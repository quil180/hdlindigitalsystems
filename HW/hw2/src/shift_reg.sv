==> flow/design.v <==
`timescale 1ns / 10ps
module shift_reg #(
    parameter DATA_W = 8
) (
    input logic clk,
    reset,
    shift_en,
    input logic [DATA_W-1:0] data_in,
    output logic [DATA_W-1:0] data_out
);
  logic [DATA_W-1:0] stages[3:0];
  always_ff @(posedge clk) begin
    if (reset) begin
      stages[0] <= '0;
      stages[1] <= '0;
      stages[2] <= '0;
      stages[3] <= '0;
    end else if (shift_en) begin
      stages[0] <= data_in;
      stages[1] <= stages[0];
      stages[2] <= stages[1];
      stages[3] <= stages[2];
    end
  end
  assign data_out = stages[3];
endmodule
* From RTL to reports: shift_reg *
The steps from the RTL of shift_reg to its reports follow in flow order.
Line numbers count from 1 in the design file above.
Operators carry their Yosys type and port widths (W data, S select, Z words).
Library cell names are shortened.
Not given: -

set-up
  design top = shift_reg
  clock input = clk
  cell library = sky130hd
  corner = tt_025C_1v80

* Elaborated design *
Source: Yosys, flattened and elaborated. Widths are those after wreduce; folded enables and synchronous resets count as part of the registers. Registers that Yosys merges into a memory's read port (data or address) are not register bits. Print and check cells do not count. Equal cells are merged and count once.

storage and ports
  register bits after elaboration = 32
  output and inout port bits = 8

* Logic depth *
Yosys ltp: most cells in a row. Word level: on the elaborated netlist, between registers, memories and ports. Mapped: between sequential cells and ports; inverters and the memories' decode and read muxes count.

logic depth
  depth in word-level cells = 0
  ABC_AREA = 0
  depth in mapped cells = 4
  gate-level depth less buffers = 2

* After synthesis *
Source: synth_stat.txt of the flow (Yosys; design flattened, memories mapped). It holds for the ABC_AREA given above (unset counts as 0); a run with the other value may have another netlist.
The area totals of this step are shown rounded.

synthesis totals
  mapped cells = 103
  cell area after synthesis = 1164 µm²
  sequential area = 640.6 µm²
  flip-flop cells = 32
  buffers = 7

cells by type
  type      number  area in all (µm²)
  dfxtp_1   32      640.614
  mux2i_1   32      320.307
  nor2_1    32      120.115
  buf_12    3       60.058
  buf_6     1       11.261
  clkbuf_1  3       11.261

* Worst setup path after synthesis *
OpenSTA on the mapped netlist: ideal clock, no wires. The path of least setup slack (recovery checks aside). Input and output delay are each 20% of the period. Register names are those of the netlist, which keeps one name where synthesis merged equal registers.

timing post-synthesis
  kind = input to register
  from = input shift_en
  to = register stages[0][0]
  period = 828 ps
  input delay = 166 ps
  setup time = 128 ps
  time at the first pin = 166 ps
  arrival = 631 ps
  data required time = 700 ps
  path slack = 70 ps
  delay of the path = 593 ps
  stages = 4
  period reached after synthesis = 758 ps

"delay of the path" is the arrival time less input delay plus setup time.
"stages" counts driving pins, that of a launching flip-flop among them; a cell with two outputs on the path counts twice.
"period reached after synthesis" is the clock period less the worst setup slack; recovery checks do not enter. This is arithmetic on one report: input and output delays are still those of the set period (20% each).

on the way, post-synthesis
  cell sequence = buf_6 -> buf_12 -> mux2i_1 -> nor2_1

ends and longest elaborated chain, post-synthesis
  element      RTL line  source
  from (decl)  7         shift_en,
  to (assign)  14        stages[0] <= '0;
  to (assign)  19        stages[0] <= data_in;
  to (decl)    11        logic [DATA_W-1:0] stages[3:0];

No chain of elaborated cells between the ends is given.

* Worst path after layout *
Path of least setup slack in the final report of flow run A (OpenROAD, finished layout, wires in). Where an end is a register, its clock arrival counts in the times.
The path's times are printed in steps of 10 ps; the period is the one set.

timing after layout
  kind = register to output
  from = register stages[3][2]
  to = output data_out[2]
  period = 816 ps
  time at the first pin = 280 ps
  arrival = 720 ps
  data required time = 650 ps
  path slack = -70 ps
  stages = 2

on the way, after layout
  cell sequence = dfxtp_2 -> buf_6
  length of the longest elaborated chain = 0
  elaborated cells on any way between the ends = 0

ends and longest elaborated chain, after layout
  element        RTL line  source
  from (decl)    11        logic [DATA_W-1:0] stages[3:0];
  from (assign)  17        stages[3] <= '0;
  from (assign)  22        stages[3] <= stages[2];
  to (decl)      9         output logic [DATA_W-1:0] data_out

Ticket comment

Below are 2 stored runs of the flow (Yosys, OpenROAD; platform sky130hd) on shift_reg, each with its settings and what was measured, unordered. Constraints: input delay and output delay 20% of the set period each, output load 0.01 pF.
"worst setup path time" = time allowed to the worst setup path (clock period - input delay - output delay, where it has them) - its slack; a late launch clock adds to it, a late capture clock takes from it.
"power" rests on the timing tool's default activity at the inputs, not on a simulated workload.
"worst setup path time" is known to 10 ps.
Values from the reports are rounded here.

Flow run A
==> flow/run.sh <==
#!/bin/bash
# the make line also repeats the synthesis and layout settings of config.mk as NAME=value (left out here)
make -C /OpenROAD-flow-scripts/flow DESIGN_CONFIG=/design/flow/config.mk WORK_HOME=/design/flow/orfs CLKGATE_MAP_FILE= finish
==> flow/config.mk <==
export PLATFORM = sky130hd
export DESIGN_NAME = shift_reg
export DESIGN_NICKNAME = shift_reg
export VERILOG_FILES = /design/flow/design.v
export SDC_FILE = /design/flow/constraint.sdc
export NUM_CORES = 4
export LEC_CHECK = 0
export CAP_MARGIN = 40
export CELL_PAD_IN_SITES_GLOBAL_PLACEMENT = 0
export CORE_ASPECT_RATIO = 1.39
export CORE_MARGIN = 2
export CORE_UTILIZATION = 23
export CTS_CLUSTER_SIZE = 41
export GPL_ROUTABILITY_DRIVEN = 0
export HOLD_SLACK_MARGIN = 0.04
export MAX_ROUTING_LAYER = met5
export MIN_ROUTING_LAYER = met2
export PLACE_DENSITY_LB_ADDON = 0.01
export SLEW_MARGIN = 20
==> flow/constraint.sdc <==
create_clock -name core_clock -period 0.816 [get_ports {clk}]
set_input_delay 0.1632 -clock core_clock [delete_from_list [all_inputs] [get_ports {clk}]]
set_output_delay 0.1632 -clock core_clock [all_outputs]
set_load 0.01 [all_outputs]

==> results of flow run A <==
chip area after synthesis (Yosys): 1164 µm²
die area: 5652 µm²
standard-cell area of the final layout: 1577 µm²
worst setup slack after layout: -70 ps
power: 3.519 mW
worst setup path time: 720 ps
worst setup path kind: register to output

Flow run B
==> flow/run.sh <==
#!/bin/bash
# the make line also repeats the synthesis and layout settings of config.mk as NAME=value (left out here)
make -C /OpenROAD-flow-scripts/flow DESIGN_CONFIG=/design/flow/config.mk WORK_HOME=/design/flow/orfs CLKGATE_MAP_FILE= finish
==> flow/config.mk <==
export PLATFORM = sky130hd
export DESIGN_NAME = shift_reg
export DESIGN_NICKNAME = shift_reg
export VERILOG_FILES = /design/flow/design.v
export SDC_FILE = /design/flow/constraint.sdc
export NUM_CORES = 4
export LEC_CHECK = 0
export CAP_MARGIN = 20
export CORE_MARGIN = 2
export CORE_UTILIZATION = 40
export SETUP_SLACK_MARGIN = -0.05
export SLEW_MARGIN = 20
==> flow/constraint.sdc <==
create_clock -name core_clock -period 0.937 [get_ports {clk}]
set_input_delay 0.1874 -clock core_clock [delete_from_list [all_inputs] [get_ports {clk}]]
set_output_delay 0.1874 -clock core_clock [all_outputs]
set_load 0.01 [all_outputs]

==> results of flow run B <==
chip area after synthesis (Yosys): 1164 µm²
die area: 3356 µm²
standard-cell area of the final layout: 1456 µm²
worst setup slack after layout: -18 ps
power: 2.418 mW
worst setup path time: 770 ps
worst setup path kind: register to output
